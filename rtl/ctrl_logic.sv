==> flow/design.v <==
module ctrl_logic (clk,rst,wr_cmd,wr_fifo,wr_mem_data,full,empty,xf_full,xf_empty,sr_ready,rd_mem,wr_mem,addr,rd_rcv_fifo,wr_xmt_fifo,load_ps);
  input clk;
  input rst;
  input wr_cmd;
  input wr_fifo;
  input [7:0] wr_mem_data;        
  input full;                     
  input empty;                    
  input xf_full;                  
  input xf_empty;                 
  input sr_ready;                 
  output reg rd_mem;              
  output reg wr_mem;              
  output reg [3:0] addr;          
  output reg wr_xmt_fifo;
  output reg rd_rcv_fifo;
  output reg load_ps;
  localparam IDLE = 2'b00;
  localparam READ_MEM = 2'b01;
  localparam WRITE_MEM = 2'b10;
  reg [2:0] data_out;
  reg [2:0] val;
  reg [1:0] state;
  always @(posedge clk or posedge rst) begin
    if (rst) begin
      state <= IDLE;
      val <= 3'b0;
      addr <= 4'b0;
      data_out <= 3'b0;
      rd_mem <= 1'b0;
      wr_mem <= 1'b0;
      wr_xmt_fifo <= 1'b0;
      rd_rcv_fifo <= 1'b0;
      load_ps <= 1'b0;
    end else begin
      rd_mem <= 1'b0;
      wr_mem <= 1'b0;
      wr_xmt_fifo <= 1'b0;
      rd_rcv_fifo <= wr_fifo;
      load_ps <= 1'b0;
      case (state)
        IDLE: begin
          val <= 3'b0;
          if (wr_mem_data[0] == 1'b1) begin
            state <= READ_MEM;
          end else if (wr_mem_data[0] == 1'b0) begin
            state <= WRITE_MEM;
          end
          addr <= wr_mem_data[4:1];
          data_out <= wr_mem_data[7:5];
        end
        READ_MEM: begin
          if (val < data_out) begin
            rd_mem <= 1'b1;
            wr_xmt_fifo <= 1'b1;
            if (!empty) begin
              addr <= addr + 1'b1;
              val <= val + 1'b1;
            end
          end else if (xf_empty && wr_fifo) begin
            state <= IDLE;
          end
        end
        WRITE_MEM: begin
          if (val < data_out) begin
            if (wr_cmd && !empty) begin
              wr_mem <= 1'b1;
              val <= val + 1'b1;
            end
          end else if (wr_fifo) begin
            state <= IDLE;
          end
        end
      endcase
      if (wr_mem) begin
        addr <= addr + 1'b1;
      end
    end
  end
  always @(*) begin
    if (state == READ_MEM && !xf_empty && sr_ready) begin
      load_ps = 1;
    end else begin
      load_ps = 0;
    end
  end
endmodule
From RTL to reports: ctrl_logic. Tool output for the design above, in the order of the flow. Line numbers count from 1 in the design file above. Operators: Yosys type, input widths -> output width; for muxes data width and select width s. The mark - stands for no value.

Top: ctrl_logic. Clock port: clk. Cell library: sky130hd. Corner: tt_025C_1v80.

After elaboration. Yosys after proc, flatten, opt, wreduce and memory -nomap, before mapping. Memory bits, and registers merged into a memory's read port (data or address), are not among the register bits. Print and check cells are not counted. Equal cells are merged and count once.

Register bits: 15. Latch bits: 0. Under bits in writable memories stands 0. Under ROM bits stands 0. Clocked read ports x word width: 0. The entry for memories kept reads 0. The figure for input port bits is 17. Output and inout bits: 9. Elaborated cells: 51.

For add/sub/neg operators the number is 2. The entry for multipliers reads 0. Divide/modulo/power cells: 0. Under magnitude comparators stands 1. Under eq/ne operators stands 12. Shift-type cells: 0. For muxes and demuxes the number is 20. The figure for bitwise operators is 0. The entry for reductions and logical operators reads 9.

Operators with widths (count): $ne 2x2->1 const B (8); $mux 4 (3); $mux 3 (4); $reduce_and 5->1 (2); $mux 2 (5); $pmux 3 s3 (1); $pmux 4 s2 (1); $ne 3x3->1 const B (2); $reduce_bool 3->1 (2); $pmux 2 s3 (1); $mux 1 (5); $add 4x1->4 const B (1); $add 3x1->3 const B (1); $lt 3x3->1 (1); $reduce_and 3->1 (1); $logic_and 1x1->1 (2); $eq 2x1->1 const B (1); $eq 2x2->1 const B (1); $logic_not 2->1 (1); $logic_not 1->1 (1).

Depth. Longest topological path by Yosys (ltp), each cell counted once; first at word level (registers and memories cut), then after technology mapping (sequential cells cut; the memories' decode and read muxes count).

The entry for word-level depth reads 5. ABC_AREA: 0. For depth in mapped cells the number is 6.

Mapped cells and area. Source: synth_stat.txt of the flow (Yosys; design flattened, memories mapped). It holds for the ABC_AREA given above (unset counts as 0); a run with the other value may have another netlist.

For mapped cells the number is 88. For synthesis area the number is 887.1 um2. Flip-flops: 16. The entry for buffers reads 4.

Cells by type: sky130_fd_sc_hd__dfrtp_1 (count 15, area in all 375.36 um2); sky130_fd_sc_hd__ha_1 (count 4, area in all 50.048 um2); sky130_fd_sc_hd__a21oi_1 (count 6, area in all 30.029 um2); sky130_fd_sc_hd__inv_1 (count 8, area in all 30.029 um2); sky130_fd_sc_hd__mux2i_1 (count 3, area in all 30.029 um2); sky130_fd_sc_hd__o21ai_0 (count 6, area in all 30.029 um2); sky130_fd_sc_hd__dfstp_2 (count 1, area in all 26.275 um2); sky130_fd_sc_hd__nand2_1 (count 7, area in all 26.275 um2); sky130_fd_sc_hd__a22oi_1 (count 3, area in all 22.522 um2); sky130_fd_sc_hd__mux2_2 (count 2, area in all 22.522 um2); sky130_fd_sc_hd__nand3b_4 (count 1, area in all 20.019 um2); sky130_fd_sc_hd__a211o_1 (count 2, area in all 17.517 um2); sky130_fd_sc_hd__a211oi_1 (count 2, area in all 15.014 um2); sky130_fd_sc_hd__buf_4 (count 2, area in all 15.014 um2); sky130_fd_sc_hd__mux2_4 (count 1, area in all 15.014 um2); sky130_fd_sc_hd__nand2b_1 (count 2, area in all 12.512 um2); sky130_fd_sc_hd__nor2_1 (count 3, area in all 11.261 um2); sky130_fd_sc_hd__a221o_1 (count 1, area in all 10.01 um2).

Not listed: further types 19, cells in them 19.

Path before layout. Path of least setup slack by OpenSTA after synthesis, without wires, with an ideal clock, recovery checks aside; 20% of the period is set as input and as output delay. Where synthesis merged equal registers, the netlist keeps one of their names.

Path type: register -> register. Start point: register val[2]. End point: register addr[1]. The entry for clock period reads 1.67 ns. For library setup time the number is 0.125 ns. Launch time at the first pin: 0.000 ns. The figure for arrival is 1.681 ns. The entry for path slack reads -0.136 ns. Under path delay stands 1.806 ns. The entry for stages on the path reads 6. For synthesis period reached the number is 1.806 ns.

"path delay" = arrival - input delay + setup time. "stages on the path" counts driving pins, that of a launching flip-flop among them; a cell with two outputs on the path counts twice. "synthesis period reached" is the clock period less the worst setup slack; recovery checks do not enter. This is arithmetic on one report: input and output delays are still those of the set period (20% each). The rows between start and end are the longest chain of elaborated cells between them; the timing report does not say that the signal goes this way. Where chains are equally long, one stands for them. A line is the first line of the expression or statement that the cell stems from. Yosys adds cells for indexed reads and writes and turns some case tables into memories. At most two assigning lines are given for a register; there are more.

Cells stage by stage: sky130_fd_sc_hd__dfrtp_1 > sky130_fd_sc_hd__ha_1 > sky130_fd_sc_hd__a211o_1 > sky130_fd_sc_hd__a211o_1 > sky130_fd_sc_hd__nand3b_4 > sky130_fd_sc_hd__mux2_4. For cells in the longest elaborated chain the number is 4.

Ends and longest elaborated chain, after synthesis: start, declared (RTL line 22) `reg [2:0] val;`; start, assigned (RTL line 58) `val <= val + 1'b1;`; start, assigned (RTL line 68) `val <= val + 1'b1;`; $lt 3x3->1 (RTL line 53) `if (val < data_out) begin`; $mux 4 (RTL line 53); $pmux 4 s2 (RTL line 41) `case (state)`; $mux 4 (RTL line 75) `if (wr_mem) begin`; end, assigned (RTL line 57) `addr <= addr + 1'b1;`; end, assigned (RTL line 76) `addr <= addr + 1'b1;`; end, declared (RTL line 14) `output reg [3:0] addr;`.

Path in the finished layout. Path of least setup slack in the final report of run 1 (OpenROAD, finished layout, wires in). Where an end is a register, its clock arrival counts in the times.

Path type: register -> register. Start point: register val[2]. End point: register addr[3]. The entry for clock period reads 2.53 ns. For library setup time the number is 0.08 ns. Launch time at the first pin: 0.29 ns. The figure for arrival is 2.18 ns. The entry for path slack reads 0.57 ns. The entry for stages on the path reads 6.

The rows between start and end are the longest chain of elaborated cells between them; the timing report does not say that the signal goes this way. Where chains are equally long, one stands for them. At most two assigning lines are given for a register; there are more.

Cells stage by stage: sky130_fd_sc_hd__dfrtp_1 > sky130_fd_sc_hd__ha_1 > sky130_fd_sc_hd__a211o_1 > sky130_fd_sc_hd__a211oi_1 > sky130_fd_sc_hd__o2111ai_1 > sky130_fd_sc_hd__a22oi_1. For cells in the longest elaborated chain the number is 4.

Ends and longest elaborated chain, post-layout: start, declared (RTL line 22) `reg [2:0] val;`; start, assigned (RTL line 58) `val <= val + 1'b1;`; start, assigned (RTL line 68) `val <= val + 1'b1;`; $lt 3x3->1 (RTL line 53) `if (val < data_out) begin`; $mux 4 (RTL line 53); $pmux 4 s2 (RTL line 41) `case (state)`; $mux 4 (RTL line 75) `if (wr_mem) begin`; end, assigned (RTL line 57) `addr <= addr + 1'b1;`; end, assigned (RTL line 76) `addr <= addr + 1'b1;`; end, declared (RTL line 14) `output reg [3:0] addr;`.

Subject: flow runs of ctrl_logic

Hi,

Flow measurements of ctrl_logic on sky130hd: 2 stored runs with different settings, listed in no order. Input and output delays are each 20% of the period that was set; the output load is 0.01 pF. By "achieved period" is meant the clock period of the run minus its worst setup slack. This is arithmetic on one report: input and output delays are still those of the set period (20% each). "worst path time" is the time allowed to the run's worst setup path (the clock period less input and output delay, where it has them) less its slack. Clock arrival times count: a late capture clock shortens it, a late launch clock lengthens it. "overall power" rests on the timing tool's default activity at the inputs, not on a simulated workload.

Files of run 1:
==> flow/run.sh <==
#!/bin/bash
# the make line also repeats the synthesis and layout settings of config.mk as NAME=value (left out here)
make -C /OpenROAD-flow-scripts/flow DESIGN_CONFIG=/design/flow/config.mk WORK_HOME=/design/flow/orfs CLKGATE_MAP_FILE= finish
==> flow/config.mk <==
export PLATFORM = sky130hd
export DESIGN_NAME = ctrl_logic
export DESIGN_NICKNAME = ctrl_logic
export VERILOG_FILES = /design/flow/design.v
export SDC_FILE = /design/flow/constraint.sdc
export NUM_CORES = 4
export LEC_CHECK = 0
export ABC_AREA = 0
export CAP_MARGIN = 20
export CELL_PAD_IN_SITES_DETAIL_PLACEMENT = 1
export CORE_MARGIN = 2
export CORE_UTILIZATION = 49
export CTS_CLUSTER_SIZE = 16
export MIN_ROUTING_LAYER = met1
export PLACE_DENSITY_LB_ADDON = 0.23
export SETUP_SLACK_MARGIN = -0.06
export SLEW_MARGIN = 10
export TNS_END_PERCENT = 90
==> flow/constraint.sdc <==
create_clock -name core_clock -period 2.53 [get_ports {clk}]
set_input_delay 0.5060 -clock core_clock [delete_from_list [all_inputs] [get_ports {clk}]]
set_output_delay 0.5060 -clock core_clock [all_outputs]
set_load 0.01 [all_outputs]

Results of run 1. The measured worst path time is 1.96 ns. Kind of the worst setup path: register -> register. The final utilization stands at 66.8 %. The measured smallest setup slack is 0.570 ns. The overall power is 1.366 mW. The synthesis area stands at 887.1 um2. The die area stands at 2166.9 um2. The total negative slack is 0.000 ns. For the area of the standard cells in the finished layout the run shows 1141.1 um2. The measured achieved period is 1.960 ns.

Files of run 2:
==> flow/run.sh <==
#!/bin/bash
# the make line also repeats the synthesis and layout settings of config.mk as NAME=value (left out here)
make -C /OpenROAD-flow-scripts/flow DESIGN_CONFIG=/design/flow/config.mk WORK_HOME=/design/flow/orfs CLKGATE_MAP_FILE= finish
==> flow/config.mk <==
export PLATFORM = sky130hd
export DESIGN_NAME = ctrl_logic
export DESIGN_NICKNAME = ctrl_logic
export VERILOG_FILES = /design/flow/design.v
export SDC_FILE = /design/flow/constraint.sdc
export NUM_CORES = 4
export LEC_CHECK = 0
export CAP_MARGIN = 20
export CORE_MARGIN = 2
export CORE_UTILIZATION = 40
export SLEW_MARGIN = 20
==> flow/constraint.sdc <==
create_clock -name core_clock -period 1.63 [get_ports {clk}]
set_input_delay 0.3260 -clock core_clock [delete_from_list [all_inputs] [get_ports {clk}]]
set_output_delay 0.3260 -clock core_clock [all_outputs]
set_load 0.01 [all_outputs]

Results of run 2. For the area of the standard cells in the finished layout the run shows 1291.2 um2. The total negative slack is -0.358 ns. The measured smallest setup slack is -0.123 ns. The overall power is 2.292 mW. The die area stands at 2610.7 um2. The measured worst path time is 1.75 ns. Kind of the worst setup path: register -> register. The final utilization stands at 60.1 %. The measured achieved period is 1.753 ns. The synthesis area stands at 887.1 um2.

Regards
